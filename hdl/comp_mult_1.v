==> flow/design.v <==
module comp_mult_1 #(
parameter DWIDTH = 8  
)(
input                              clk      ,  
input                              rst_n    ,  
input                              sw_rst   ,  
input                              op_val   ,  
output reg                         op_rdy   ,  
input      [      2*2*DWIDTH -1:0] op_data  ,  
output reg                         res_val  ,  
input                              res_rdy  ,  
output     [2*2*(DWIDTH + 1) -1:0] res_data    
); 
wire op_ld    ;  
reg  op_ld_d1 ;  
reg  op_ld_d2 ;  
reg  op_ld_d3 ;  
reg  op_ld_d4 ;  
reg  [  DWIDTH -1:0] x1 ;  
reg  [  DWIDTH -1:0] x2 ;  
reg  [  DWIDTH -1:0] y1 ;  
reg  [  DWIDTH -1:0] y2 ;  
reg  [  DWIDTH -1:0] mult_op1 ;  
reg  [  DWIDTH -1:0] mult_op2 ;  
wire [2*DWIDTH -1:0] prod     ;  
reg  [2*DWIDTH -1:0] prod_1_reg ;  
reg  [2*DWIDTH -1:0] prod_3_reg ;  
reg  [2*DWIDTH -1:0] xr         ;  
reg  [2*DWIDTH -1:0] yr         ;  
always @(posedge clk or negedge rst_n)
if(~rst_n)            op_rdy <= 1'b1 ; else
if(sw_rst)            op_rdy <= 1'b1 ; else
if(op_val & op_rdy)   op_rdy <= 1'b0 ; else 
if(res_val & res_rdy) op_rdy <= 1'b1 ; 
assign op_ld = op_val & op_rdy;
always @(posedge clk or negedge rst_n)
if(~rst_n) begin 
    op_ld_d1 <= 1'b0;
    op_ld_d2 <= 1'b0;
    op_ld_d3 <= 1'b0;
    op_ld_d4 <= 1'b0;
end else 
if(sw_rst) begin 
    op_ld_d1 <= 1'b0;
    op_ld_d2 <= 1'b0;
    op_ld_d3 <= 1'b0;
    op_ld_d4 <= 1'b0;
end else begin                        
    op_ld_d1 <= op_ld;     
    op_ld_d2 <= op_ld_d1;  
    op_ld_d3 <= op_ld_d2;  
    op_ld_d4 <= op_ld_d3;  
end 
always @(posedge clk or negedge rst_n)
if(~rst_n)    res_val <= 1'b0 ; else  
if(sw_rst)    res_val <= 1'b0 ; else  
if(op_ld_d4)  res_val <= 1'b1 ; else  
if(res_rdy)   res_val <= 1'b0 ;       
always @(posedge clk or negedge rst_n)
if(~rst_n) begin 
    x1 <= 'd0;
    y1 <= 'd0;
    x2 <= 'd0;
    y2 <= 'd0;
end else 
if(sw_rst) begin 
    x1 <= 'd0;
    y1 <= 'd0;
    x2 <= 'd0;
    y2 <= 'd0;
end else 
if(op_ld) begin                        
    x1 <= op_data[4*DWIDTH -1 -: DWIDTH]; 
    y1 <= op_data[3*DWIDTH -1 -: DWIDTH]; 
    x2 <= op_data[2*DWIDTH -1 -: DWIDTH]; 
    y2 <= op_data[1*DWIDTH -1 -: DWIDTH]; 
end 
always @(*)
casex({op_ld_d1, op_ld_d2, op_ld_d3, op_ld_d4})
4'b1xxx: mult_op1 = x1  ;
4'b01xx: mult_op1 = y1  ;
4'b001x: mult_op1 = x1  ;
4'b0001: mult_op1 = x2  ;
default: mult_op1 = 'd0 ;
endcase 
always @(*)
casex({op_ld_d1, op_ld_d2, op_ld_d3, op_ld_d4})
4'b1xxx: mult_op2 = x2  ;
4'b01xx: mult_op2 = y2  ;
4'b001x: mult_op2 = y2  ;
4'b0001: mult_op2 = y1  ;
default: mult_op2 = 'd0 ;
endcase
signed_mult #(
.DWIDTH (DWIDTH)  
) i_signed_mult (
 .op1    (mult_op1),  
 .op2    (mult_op2),  
 .result (prod    )   
);  
always @(posedge clk or negedge rst_n)
if(~rst_n)   prod_1_reg <= 'b0 ; else 
if(sw_rst)   prod_1_reg <= 'b0 ; else 
if(op_ld_d1) prod_1_reg <= prod;           
always @(posedge clk or negedge rst_n)
if(~rst_n)   xr <= 'b0              ; else 
if(sw_rst)   xr <= 'b0              ; else 
if(op_ld_d2) xr <= prod_1_reg - prod;      
always @(posedge clk or negedge rst_n)
if(~rst_n)   prod_3_reg <= 'b0 ; else 
if(sw_rst)   prod_3_reg <= 'b0 ; else 
if(op_ld_d3) prod_3_reg <= prod;           
always @(posedge clk or negedge rst_n)
if(~rst_n)   yr <= 'b0              ; else 
if(sw_rst)   yr <= 'b0              ; else 
if(op_ld_d4) yr <= prod_3_reg + prod;       
assign res_data = {{{'d2{xr[2*DWIDTH-1]}},xr},
                   {{'d2{yr[2*DWIDTH-1]}},yr}};  
endmodule  
module signed_mult #(
parameter DWIDTH = 8  
)(
input  [  DWIDTH -1:0] op1    ,  
input  [  DWIDTH -1:0] op2    ,  
output [2*DWIDTH -1:0] result    
); 
wire   [  DWIDTH -1:0] abs_op1    ;   
wire   [  DWIDTH -1:0] abs_op2    ;   
wire   [2*DWIDTH -1:0] abs_result ;   
assign abs_op1 = op1[DWIDTH-1] ? (~op1 + 'd1) : op1;  
assign abs_op2 = op2[DWIDTH-1] ? (~op2 + 'd1) : op2;  
unsigned_mult #(
.DWIDTH (DWIDTH)  
)i_unsigned_mult_1(
 .op1    (abs_op1    ),  
 .op2    (abs_op2    ),  
 .result (abs_result )   
);  
assign result = (op1[DWIDTH-1] ^ op2[DWIDTH-1]) ? (~abs_result + 'd1) : abs_result; 
endmodule  
module unsigned_mult #(
parameter DWIDTH = 8  
)(
input  [  DWIDTH -1:0] op1    ,  
input  [  DWIDTH -1:0] op2    ,  
output [2*DWIDTH -1:0] result    
); 
assign result = op1 * op2;   
endmodule  
# Reports on comp_mult_1
# Tool output for the design above, in the order of the flow.
# Lines are those of the file above, counted from 1.
# Operators: Yosys type, input widths -> output width; for muxes data width and select width s.
# Cell names lack the library's common part.
# Not given: -
[setup]
design = "comp_mult_1"
clock = "clk"
library = "sky130hd"
corner = "tt_025C_1v80"

# Elaborated design
# Counts by Yosys on the flattened word-level netlist (proc, flatten, opt, wreduce; memories kept). Register bits leave out memories and registers merged into their read ports (data or address). Print and check cells are left out. Cells with the same type and inputs are merged into one.
[bits]
output_inout_bits = 38
register_bits = 102
elab_cells = 69
in_bits = 37
[classes]
n_addsub = 5
n_mux = 31
eq_ne = 3
multipliers = 1
bitwise = 6
reduce_logical = 9
[op_table]
columns = ["operator", "n"]
rows = [
  ["$mux 16", 9],
  ["$mul 8x8->16", 1],
  ["$mux 8", 10],
  ["$pmux 8 s3", 2],
  ["$add 16x1->16 const B", 1],
  ["$add 16x16->16", 1],
  ["$sub 16x16->16", 1],
  ["$not 16->16", 1],
  ["$add 8x1->8 const B", 2],
  ["$not 8->8", 2],
  ["$reduce_bool 2->1", 5],
  ["$mux 1", 10],
  ["$reduce_bool 3->1", 2],
  ["$reduce_or 2->1", 2],
  ["$eq 4x1->1 const B", 1],
  ["$eq 3x1->1 const B", 1],
  ["$and 1x1->1", 2],
  ["$eq 2x1->1 const B", 1],
  ["$xor 1x1->1", 1],
]

# Depth
# Longest topological path by Yosys (ltp), each cell counted once; first at word level (registers and memories cut), then after technology mapping (sequential cells cut; the memories' decode and read muxes count).
[depth]
depth_word = 13
abc_area = 1
mapped_depth = 45

# After synthesis
# Source: synth_stat.txt of the flow (Yosys; design flattened, memories mapped). It holds for the ABC_AREA given above (unset counts as 0); a run with the other value may have another netlist.
[synth_totals]
sequential_area_um2 = 2553.7
buf_cells = 23
cell_count = 1162
ff_cells = 102
area_um2 = 8548.2
[by_type]
columns = ["cell", "n"]
rows = [
  ["dfrtp_1", 101],
  ["nand2_1", 326],
  ["ha_1", 69],
  ["fa_1", 38],
  ["inv_1", 170],
  ["o21ai_0", 74],
  ["nor2_1", 98],
  ["nand3_1", 73],
  ["a21oi_1", 45],
  ["xor2_1", 14],
  ["o21ai_1", 18],
  ["xor2_2", 5],
  ["o31ai_1", 10],
  ["clkbuf_1", 18],
  ["inv_2", 16],
  ["nand4_1", 8],
  ["a221oi_1", 5],
  ["xnor2_1", 5],
]
# Not listed: further types 35, cells in them 69.

# Timing after synthesis
# Source: OpenSTA report_checks on the synthesized netlist (no wires, ideal clock, input and output delay 20% of the period each), path of least setup slack; recovery checks are left aside. Register names are those of the netlist, which keeps one name where synthesis merged equal registers.
[synth_timing]
path_kind = "register to register"
startpoint = "reg op_ld_d2"
endpoint = "reg yr[15]"
path_stages = 40
n_path_buf = 0
required_ns = 10.282
setup_ns = 0.118
tclk_ns = 10.4
setup_slack_ns = 3.456
arrival_ns = 6.826
delay_ns = 6.944
synth_period_reached_ns = 6.944
# "delay_ns" is the arrival time less input delay plus setup time.
# "path_stages": output pins that drive a net of the path, with the launching flip-flop's if there is one; two outputs of one cell count as two.
# "synth_period_reached_ns" is the clock period less the worst setup slack; recovery checks do not enter. This is arithmetic on one report: input and output delays are still those of the set period (20% each).
# The rows between start and end are the longest chain of elaborated cells between them; the timing report does not say that the signal goes this way. Where chains are equally long, one stands for them.
# A line is the first line of the expression or statement that the cell stems from. Yosys adds cells for indexed reads and writes and turns some case tables into memories.
# At most two assigning lines are given for a register; there are more.
[synth_via]
path_cell_list = "dfrtp_1 -> nor2_2 -> nor2_2 -> nand2_1 -> o21ai_0 -> a21oi_2 -> ha_1 -> inv_1 -> nor3_1 -> inv_1 -> o31ai_2 -> xnor2_1 -> nor2_1 -> fa_1 -> inv_1 -> fa_1 -> inv_1 -> fa_1 -> (+4 left out) -> nand2_1 -> inv_1 -> a21oi_1 -> nand3b_1 -> nand2_1 -> nand3_1 -> o21ai_1 -> nand2_1 -> xor2_2 -> ha_1 -> nand2_1 -> inv_1 -> a221oi_1 -> nand2_1 -> a31oi_1 -> nand3_1 -> nand3_1 -> nand2_1"
elab_chain_len = 13
cells_between = 21
classes_between = "add/sub (4); mul (1); eq/ne (3); mux (7); logic (4); reduce/logical (2)"
[synth_lines]
columns = ["item", "line", "text"]
rows = [
  ["start: declaration", 16, "reg  op_ld_d2 ;"],
  ["start: assignment", 39, "op_ld_d2 <= 1'b0;"],
  ["start: assignment", 50, "op_ld_d2 <= op_ld_d1;"],
  ["$eq 3x1->1", 79, "casex({op_ld_d1, op_ld_d2, op_ld_d3, op_ld_d4})"],
  ["$reduce_or 2->1", "-", ""],
  ["$pmux 8 s3", 79, ""],
  ["$not 8->8", 130, "assign abs_op1 = op1[DWIDTH-1] ? (~op1 + 'd1) : op1;"],
  ["$add 8x1->8", 130, ""],
  ["$mux 8", 130, ""],
  ["$mul 8x8->16", 148, "assign result = op1 * op2;"],
  ["$not 16->16", 139, "assign result = (op1[DWIDTH-1] ^ op2[DWIDTH-1]) ? (~abs_result + 'd1) : abs_result;"],
  ["$add 16x1->16", 139, ""],
  ["$mux 16", 139, ""],
  ["$add 16x16->16", 116, "if(op_ld_d4) yr <= prod_3_reg + prod;"],
  ["$mux 16", 116, ""],
  ["$mux 16", 115, "if(sw_rst)   yr <= 'b0              ; else"],
  ["end: assignment", 115, ""],
  ["end: assignment", 116, ""],
  ["end: declaration", 29, "reg  [2*DWIDTH -1:0] yr         ;"],
]

# Worst path after layout
# Path of least setup slack in the final report of flow run A (OpenROAD, finished layout, wires in). Where an end is a register, its clock arrival counts in the times.
[layout_timing]
path_kind = "register to register"
startpoint = "reg op_ld_d1"
endpoint = "reg yr[15]"
setup_ns = 0.11
required_ns = 15.94
setup_slack_ns = 7.57
tclk_ns = 15.7
n_path_buf = 0
arrival_ns = 8.37
path_stages = 37
# The rows between start and end are the longest chain of elaborated cells between them; the timing report does not say that the signal goes this way. Where chains are equally long, one stands for them.
# At most two assigning lines are given for a register; there are more.
[layout_via]
path_cell_list = "dfrtp_1 -> inv_2 -> o21ai_2 -> a221oi_1 -> nand3_1 -> nand2_1 -> xor2_1 -> nor2_1 -> fa_1 -> inv_1 -> fa_1 -> inv_1 -> fa_1 -> inv_1 -> fa_1 -> inv_1 -> ha_1 -> nand2_1 -> inv_1 -> a21oi_1 -> nand2_1 -> nand2_1 -> nand2_1 -> nor2_1 -> nand3_1 -> inv_1 -> a31oi_4 -> xor2_2 -> ha_1 -> nand2_1 -> inv_1 -> a221oi_1 -> nand2_1 -> a31oi_1 -> nand3_1 -> nand3_1 -> nand2_1"
elab_chain_len = 13
cells_between = 21
classes_between = "add/sub (4); mul (1); eq/ne (3); mux (7); logic (4); reduce/logical (2)"
[layout_lines]
columns = ["item", "line", "text"]
rows = [
  ["start: declaration", 15, "reg  op_ld_d1 ;"],
  ["start: assignment", 38, "op_ld_d1 <= 1'b0;"],
  ["start: assignment", 49, "op_ld_d1 <= op_ld;"],
  ["$eq 3x1->1", 79, "casex({op_ld_d1, op_ld_d2, op_ld_d3, op_ld_d4})"],
  ["$reduce_or 2->1", "-", ""],
  ["$pmux 8 s3", 79, ""],
  ["$not 8->8", 130, "assign abs_op1 = op1[DWIDTH-1] ? (~op1 + 'd1) : op1;"],
  ["$add 8x1->8", 130, ""],
  ["$mux 8", 130, ""],
  ["$mul 8x8->16", 148, "assign result = op1 * op2;"],
  ["$not 16->16", 139, "assign result = (op1[DWIDTH-1] ^ op2[DWIDTH-1]) ? (~abs_result + 'd1) : abs_result;"],
  ["$add 16x1->16", 139, ""],
  ["$mux 16", 139, ""],
  ["$add 16x16->16", 116, "if(op_ld_d4) yr <= prod_3_reg + prod;"],
  ["$mux 16", 116, ""],
  ["$mux 16", 115, "if(sw_rst)   yr <= 'b0              ; else"],
  ["end: assignment", 115, ""],
  ["end: assignment", 116, ""],
  ["end: declaration", 29, "reg  [2*DWIDTH -1:0] yr         ;"],
]

# comp_mult_1 through Yosys and OpenROAD on sky130hd: 2 stored runs, unordered, with their settings and measured results. The constraints put input and output delay at 20% of the set period each and load the outputs with 0.01 pF.
# "totalPower_mw": no workload was simulated; the value follows from the tool's default switching activity.

[[run]]
name = "flow run A"
[run.settings]
period_ns = 15.7
CORE_UTILIZATION = 52
SETUP_SLACK_MARGIN = -1.25
CORE_MARGIN = 10
CELL_PAD_IN_SITES_DETAIL_PLACEMENT = 0
ABC_AREA = 1
GPL_ROUTABILITY_DRIVEN = 1
CTS_CLUSTER_SIZE = 88
CAP_MARGIN = 20
SLEW_MARGIN = 20
[run.results]
setupTns_ns = 0.000
setup_ws_ns = 7.569
final_util_pct = 61.5
fin_hold_ws_ns = 0.482
design_die_area_um2 = 21967.7
yosys.chip_area_um2 = 8548.2
totalPower_mw = 0.6463

[[run]]
name = "flow run B"
[run.settings]
period_ns = 9.17
CORE_UTILIZATION = 39
SETUP_SLACK_MARGIN = -0.61
CORE_ASPECT_RATIO = 1.33
TNS_END_PERCENT = 40
GPL_TIMING_DRIVEN = 1
CTS_CLUSTER_DIAMETER = 56
MIN_ROUTING_LAYER = "met1"
CAP_MARGIN = 20
CORE_MARGIN = 2
SLEW_MARGIN = 20
[run.results]
setupTns_ns = 0.000
setup_ws_ns = 0.193
final_util_pct = 46.4
fin_hold_ws_ns = 0.485
design_die_area_um2 = 22672.1
yosys.chip_area_um2 = 8374.3
totalPower_mw = 1.069
